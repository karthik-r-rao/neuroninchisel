==> flow/design.v <==
module SavePEOutput(
  input         clock,
  input         reset,
  input         io_save_pe_output_in_save_data_request,
  input  [15:0] io_save_pe_output_in_current_buffer_memory_pointer,
  input  [15:0] io_save_pe_output_in_PE_outputs_0,
  input  [15:0] io_save_pe_output_in_PE_outputs_1,
  input  [15:0] io_save_pe_output_in_PE_outputs_2,
  input  [15:0] io_save_pe_output_in_PE_outputs_3,
  output        io_save_pe_output_out_save_data_complete,
  output        io_save_pe_output_out_buffer_memory_write_enable,
  output [15:0] io_save_pe_output_out_buffer_memory_write_address,
  output [15:0] io_save_pe_output_out_buffer_memory_write_data
);
  reg [15:0] current_save_stage;  
  reg [1:0] curr_state;  
  reg  save_data_complete;  
  reg [15:0] buffer_memory_pointer;  
  reg [15:0] max_iter;  
  wire [15:0] _max_iter_T_1 = 16'h4 - 16'h1;  
  wire [15:0] _current_save_stage_T_1 = current_save_stage + 16'h1;  
  wire [15:0] _io_save_pe_output_out_buffer_memory_write_address_T_1 = buffer_memory_pointer + current_save_stage;  
  wire [15:0] _GEN_3 = 2'h1 == current_save_stage[1:0] ? io_save_pe_output_in_PE_outputs_1 :
    io_save_pe_output_in_PE_outputs_0;  
  wire [15:0] _GEN_4 = 2'h2 == current_save_stage[1:0] ? io_save_pe_output_in_PE_outputs_2 : _GEN_3;  
  wire [15:0] _GEN_5 = 2'h3 == current_save_stage[1:0] ? io_save_pe_output_in_PE_outputs_3 : _GEN_4;  
  wire  _GEN_6 = current_save_stage == max_iter | save_data_complete;  
  wire [1:0] _GEN_8 = ~io_save_pe_output_in_save_data_request ? 2'h0 : curr_state;  
  wire [15:0] _GEN_15 = 2'h1 == curr_state ? _io_save_pe_output_out_buffer_memory_write_address_T_1 : 16'h0;  
  wire [15:0] _GEN_16 = 2'h1 == curr_state ? _GEN_5 : 16'h0;  
  assign io_save_pe_output_out_save_data_complete = save_data_complete;  
  assign io_save_pe_output_out_buffer_memory_write_enable = 2'h0 == curr_state ? 1'h0 : 2'h1 == curr_state;  
  assign io_save_pe_output_out_buffer_memory_write_address = 2'h0 == curr_state ? 16'h0 : _GEN_15;  
  assign io_save_pe_output_out_buffer_memory_write_data = 2'h0 == curr_state ? 16'h0 : _GEN_16;  
  always @(posedge clock) begin
    if (reset) begin  
      current_save_stage <= 16'h0;  
    end else if (2'h0 == curr_state) begin  
      current_save_stage <= 16'h0;  
    end else if (2'h1 == curr_state) begin  
      current_save_stage <= _current_save_stage_T_1;  
    end
    if (reset) begin  
      curr_state <= 2'h0;  
    end else if (2'h0 == curr_state) begin  
      if (io_save_pe_output_in_save_data_request) begin  
        curr_state <= 2'h1;  
      end
    end else if (2'h1 == curr_state) begin  
      if (current_save_stage == max_iter) begin  
        curr_state <= 2'h2;  
      end
    end else if (2'h2 == curr_state) begin  
      curr_state <= _GEN_8;
    end
    if (reset) begin  
      save_data_complete <= 1'h0;  
    end else if (2'h0 == curr_state) begin  
      save_data_complete <= 1'h0;  
    end else if (2'h1 == curr_state) begin  
      save_data_complete <= _GEN_6;
    end else if (2'h2 == curr_state) begin  
      save_data_complete <= 1'h0;  
    end
    if (reset) begin  
      buffer_memory_pointer <= 16'h0;  
    end else if (2'h0 == curr_state) begin  
      if (io_save_pe_output_in_save_data_request) begin  
        buffer_memory_pointer <= io_save_pe_output_in_current_buffer_memory_pointer;  
      end
    end
    if (reset) begin  
      max_iter <= 16'h0;  
    end else if (2'h0 == curr_state) begin  
      max_iter <= _max_iter_T_1;  
    end
  end
endmodule
# ---- Reports on SavePEOutput
# The steps from the RTL of SavePEOutput to its reports follow in flow order.
# Line numbers count from 1 in the design file above.
# Library cell names are shortened.
# The mark n/a stands for no value.
dict set report inputs {
  design {SavePEOutput}
  clock_port {clock}
  lib {sky130hd}
  lib_corner {tt_025C_1v80}
}

# ---- Word-level counts
# Counts by Yosys on the flattened word-level netlist (proc, flatten, opt, wreduce; memories kept). Register bits leave out memories and registers merged into their read ports (data or address). Print and check cells are left out. Cells with the same type and inputs are merged into one.
dict set report op_classes {
  reduce_logical 6
  logic 1
  eq_ne 9
  n_shift 0
  cmp 0
  n_addsub 2
  n_div 0
  multipliers 0
  mux 16
}
# operator count
set op_table {}
lappend op_table {{16-bit 2-to-1 mux} 7}
lappend op_table {{16-bit by 1-bit adder with 16-bit output with constant B} 1}
lappend op_table {{16-bit adder} 1}
lappend op_table {{16-bit by 2-bit == test with 1-bit output} 1}
lappend op_table {{2-bit 2-to-1 mux} 6}
lappend op_table {{2-bit == test with constant A} 3}
lappend op_table {{1-bit by 2-bit == test with 1-bit output with constant A} 2}
lappend op_table {{4-bit AND reduction} 1}
lappend op_table {{3-bit by 1-bit != test with 1-bit output with constant B} 1}
lappend op_table {{3-bit by 2-bit != test with 1-bit output with constant B} 1}
lappend op_table {{3-bit nonzero test} 1}
lappend op_table {{1-bit 2-to-1 mux} 3}
lappend op_table {{2-bit != test with constant B} 1}
lappend op_table {{2-bit logical NOT} 1}
lappend op_table {{2-bit AND reduction} 1}
lappend op_table {{2-bit nonzero test} 1}
lappend op_table {{2-bit OR reduction} 1}
lappend op_table {{1-bit bitwise OR} 1}
dict set report word_totals {
  elab_cells 39
  mem_bits_ro 0
  ram_bits 0
  regBits 36
  mem_count 0
  clocked_rd_ports_x_width 0
  latch_bits 0
  out_inout_bits 34
}

# ---- Logic depth
# Depth = most cells in a row (Yosys ltp): at word level without a register or memory, in the mapped netlist without a sequential cell, where the memories' decode and read muxes count.
dict set report depth {
  ltp_word 6
  ABC_AREA 1
  depth_mapped 11
  ltp_nobuf 11
}

# ---- After synthesis
# Source: synth_stat.txt of the flow (Yosys; design flattened, memories mapped). It holds for the ABC_AREA given above (unset counts as 0); a run with the other value may have another netlist.
# cell_type count
set types {}
lappend types {dfxtp_1 37}
lappend types {nand2_1 103}
lappend types {nor2_1 70}
lappend types {a21oi_1 47}
lappend types {ha_1 18}
lappend types {inv_1 58}
lappend types {mux2i_1 16}
lappend types {o21ai_0 31}
lappend types {mux2_1 10}
lappend types {nand3_1 20}
lappend types {mux2_2 6}
lappend types {o21ai_1 13}
lappend types {nor3_1 8}
lappend types {buf_2 7}
lappend types {inv_2 6}
lappend types {nor2_4 2}
lappend types {fa_1 1}
lappend types {clkbuf_1 5}
# Not listed: further types 21, cells in them 27.
dict set report mapped {
  mapped_cells 485
  ff_cells 37
  yosys_area_um2 3088.0
  sequential_area_um2 740.7
}

# ---- Timing after synthesis
# OpenSTA on the mapped netlist: ideal clock, no wires. The path of least setup slack (recovery checks aside). Input and output delay are each 20% of the period. Register names are those of the netlist, which keeps one name where synthesis merged equal registers.
dict set report synth_path {
  path_kind {register to output}
  start {register current_save_stage[0]}
  end {output io_save_pe_output_out_buffer_memory_write_address[12]}
  t_arrival_ns 1.641
  driving_pins 11
  delay_ns 1.641
  tclk_ns 2.86
  launch_ns 0.000
  slack_ns 0.647
  n_path_buf 0
  output_delay_ns 0.572
  synth_period_reached_ns 2.213
}
# "delay_ns" = arrival - input delay + setup time.
# At an output port there is no setup time.
# "driving_pins" counts driving pins, that of a launching flip-flop among them; a cell with two outputs on the path counts twice.
# "synth_period_reached_ns" = period - worst setup slack (recovery checks aside). The figure is calculated, with input and output delays left at 20% of the set period.
# Between the ends stands the longest chain of elaborated cells between them, by number of cells; it is not shown to be the way that was timed. Of several equally long chains one is given.
# Each line given opens the expression or statement behind the cell; cells for indexed reads and writes are added by Yosys, which also makes memories of some case tables.
# A register here has more assigning lines than the two given.
dict set report synth_via {
  cell_sequence {dfxtp_1 ha_1 inv_1 fa_1 inv_1 nand3_1 nand3_1 nand3_1 nand3_1 nor2_1 nor2_1}
  elab_chain_len 3
  cells_between 3
  lines_between 3
  cone_classes {add/sub: 1; mux: 2}
}
# element line
set synth_lines {}
lappend synth_lines {{from (decl)} 15} ;# reg [15:0] current_save_stage;
lappend synth_lines {{from (assign)} 37} ;# current_save_stage <= 16'h0;
lappend synth_lines {{from (assign)} 41} ;# current_save_stage <= _current_save_stage_T_1;
lappend synth_lines {{16-bit adder} 22} ;# wire [15:0] _io_save_pe_output_out_buffer_memory_write_address_T_1 = buffer_memory_pointer + current_save_stag ...
lappend synth_lines {{16-bit 2-to-1 mux} 29} ;# wire [15:0] _GEN_15 = 2'h1 == curr_state ? _io_save_pe_output_out_buffer_memory_write_address_T_1 : 16'h0;
lappend synth_lines {{16-bit 2-to-1 mux} 33} ;# assign io_save_pe_output_out_buffer_memory_write_address = 2'h0 == curr_state ? 16'h0 : _GEN_15;
lappend synth_lines {{to (decl)} 12} ;# output [15:0] io_save_pe_output_out_buffer_memory_write_address,

# ---- Timing after layout
# From the final timing report of run 1: the path of least setup slack in the routed layout; clock arrival at registers is part of the times.
dict set report layout_path {
  path_kind {register to output}
  start {register current_save_stage[0]}
  end {output io_save_pe_output_out_buffer_memory_write_address[6]}
  launch_ns 0.28
  driving_pins 11
  t_arrival_ns 1.90
  n_path_buf 2
  output_delay_ns 0.45
  tclk_ns 2.25
  slack_ns -0.10
}
# Between the ends stands the longest chain of elaborated cells between them, by number of cells; it is not shown to be the way that was timed. Of several equally long chains one is given.
# A register here has more assigning lines than the two given.
dict set report layout_via {
  cell_sequence {dfxtp_2 ha_4 inv_2 fa_2 inv_2 nand4_1 nand2_2 buf_4 o21ai_0 a21oi_1 buf_2}
  elab_chain_len 3
  cells_between 3
  lines_between 3
  cone_classes {add/sub: 1; mux: 2}
}
# element line
set layout_lines {}
lappend layout_lines {{from (decl)} 15} ;# reg [15:0] current_save_stage;
lappend layout_lines {{from (assign)} 37} ;# current_save_stage <= 16'h0;
lappend layout_lines {{from (assign)} 41} ;# current_save_stage <= _current_save_stage_T_1;
lappend layout_lines {{16-bit adder} 22} ;# wire [15:0] _io_save_pe_output_out_buffer_memory_write_address_T_1 = buffer_memory_pointer + current_save_stag ...
lappend layout_lines {{16-bit 2-to-1 mux} 29} ;# wire [15:0] _GEN_15 = 2'h1 == curr_state ? _io_save_pe_output_out_buffer_memory_write_address_T_1 : 16'h0;
lappend layout_lines {{16-bit 2-to-1 mux} 33} ;# assign io_save_pe_output_out_buffer_memory_write_address = 2'h0 == curr_state ? 16'h0 : _GEN_15;
lappend layout_lines {{to (decl)} 12} ;# output [15:0] io_save_pe_output_out_buffer_memory_write_address,

## Implementation results

2 stored runs of SavePEOutput in the flow (synthesis by Yosys, layout by OpenROAD, sky130hd cells), in arbitrary order. Constraints: input delay and output delay 20% of the set period each, output load 0.01 pF.
By "period_less_ws_ns" is meant the clock period of the run minus its worst setup slack. This is arithmetic on one report: input and output delays are still those of the set period (20% each).
"timing.worst_path_ns" is the time allowed to the run's worst setup path (the clock period less input and output delay, where it has them) less its slack. Clock arrival times count: a late capture clock shortens it, a late launch clock lengthens it.
"design_power_w": no workload was simulated; the value follows from the tool's default switching activity.

[flow] run 1: files
==> flow/run.sh <==
#!/bin/bash
# the make line also repeats the synthesis and layout settings of config.mk as NAME=value (left out here)
make -C /OpenROAD-flow-scripts/flow DESIGN_CONFIG=/design/flow/config.mk WORK_HOME=/design/flow/orfs CLKGATE_MAP_FILE= finish
==> flow/config.mk <==
export PLATFORM = sky130hd
export DESIGN_NAME = SavePEOutput
export DESIGN_NICKNAME = SavePEOutput
export VERILOG_FILES = /design/flow/design.v
export SDC_FILE = /design/flow/constraint.sdc
export NUM_CORES = 4
export LEC_CHECK = 0
export ABC_AREA = 1
export CAP_MARGIN = 15
export CELL_PAD_IN_SITES_DETAIL_PLACEMENT = 0
export CELL_PAD_IN_SITES_GLOBAL_PLACEMENT = 3
export CORE_ASPECT_RATIO = 0.65
export CORE_MARGIN = 2
export CORE_UTILIZATION = 24
export CTS_CLUSTER_SIZE = 37
export MIN_ROUTING_LAYER = met1
export PLACE_DENSITY_LB_ADDON = 0.24
export SETUP_SLACK_MARGIN = -0.13
export SLEW_MARGIN = 20
==> flow/constraint.sdc <==
create_clock -name core_clock -period 2.25 [get_ports {clock}]
set_input_delay 0.4500 -clock core_clock [delete_from_list [all_inputs] [get_ports {clock}]]
set_output_delay 0.4500 -clock core_clock [all_outputs]
set_load 0.01 [all_outputs]

[flow] run 1: metrics
[metrics] design.die.area_um2 = 13811.1
[metrics] tns_ns = -0.538
[metrics] hold_ws_ns = 0.483
[metrics] setup_worst_slack_ns = -0.101
[metrics] period_less_ws_ns = 2.351
[metrics] finalCellArea_um2 = 5164.9
[metrics] layout_utilization_frac = 0.41
[metrics] design_power_w = 0.002033
[metrics] timing.worst_path_ns = 1.90
[metrics] worst_setup_path_type = register to output
[metrics] ys_area_um2 = 3088.0

[flow] run 2: files
==> flow/run.sh <==
#!/bin/bash
# the make line also repeats the synthesis and layout settings of config.mk as NAME=value (left out here)
make -C /OpenROAD-flow-scripts/flow DESIGN_CONFIG=/design/flow/config.mk WORK_HOME=/design/flow/orfs CLKGATE_MAP_FILE= finish
==> flow/config.mk <==
export PLATFORM = sky130hd
export DESIGN_NAME = SavePEOutput
export DESIGN_NICKNAME = SavePEOutput
export VERILOG_FILES = /design/flow/design.v
export SDC_FILE = /design/flow/constraint.sdc
export NUM_CORES = 4
export LEC_CHECK = 0
export ABC_AREA = 1
export CAP_MARGIN = 25
export CELL_PAD_IN_SITES_DETAIL_PLACEMENT = 2
export CELL_PAD_IN_SITES_GLOBAL_PLACEMENT = 2
export CORE_MARGIN = 2
export CORE_UTILIZATION = 30
export CTS_CLUSTER_SIZE = 61
export PLACE_DENSITY = 0.81
export SLEW_MARGIN = 20
==> flow/constraint.sdc <==
create_clock -name core_clock -period 2.41 [get_ports {clock}]
set_input_delay 0.4820 -clock core_clock [delete_from_list [all_inputs] [get_ports {clock}]]
set_output_delay 0.4820 -clock core_clock [all_outputs]
set_load 0.01 [all_outputs]

[flow] run 2: stopped before the end: routing reported DPL-0033
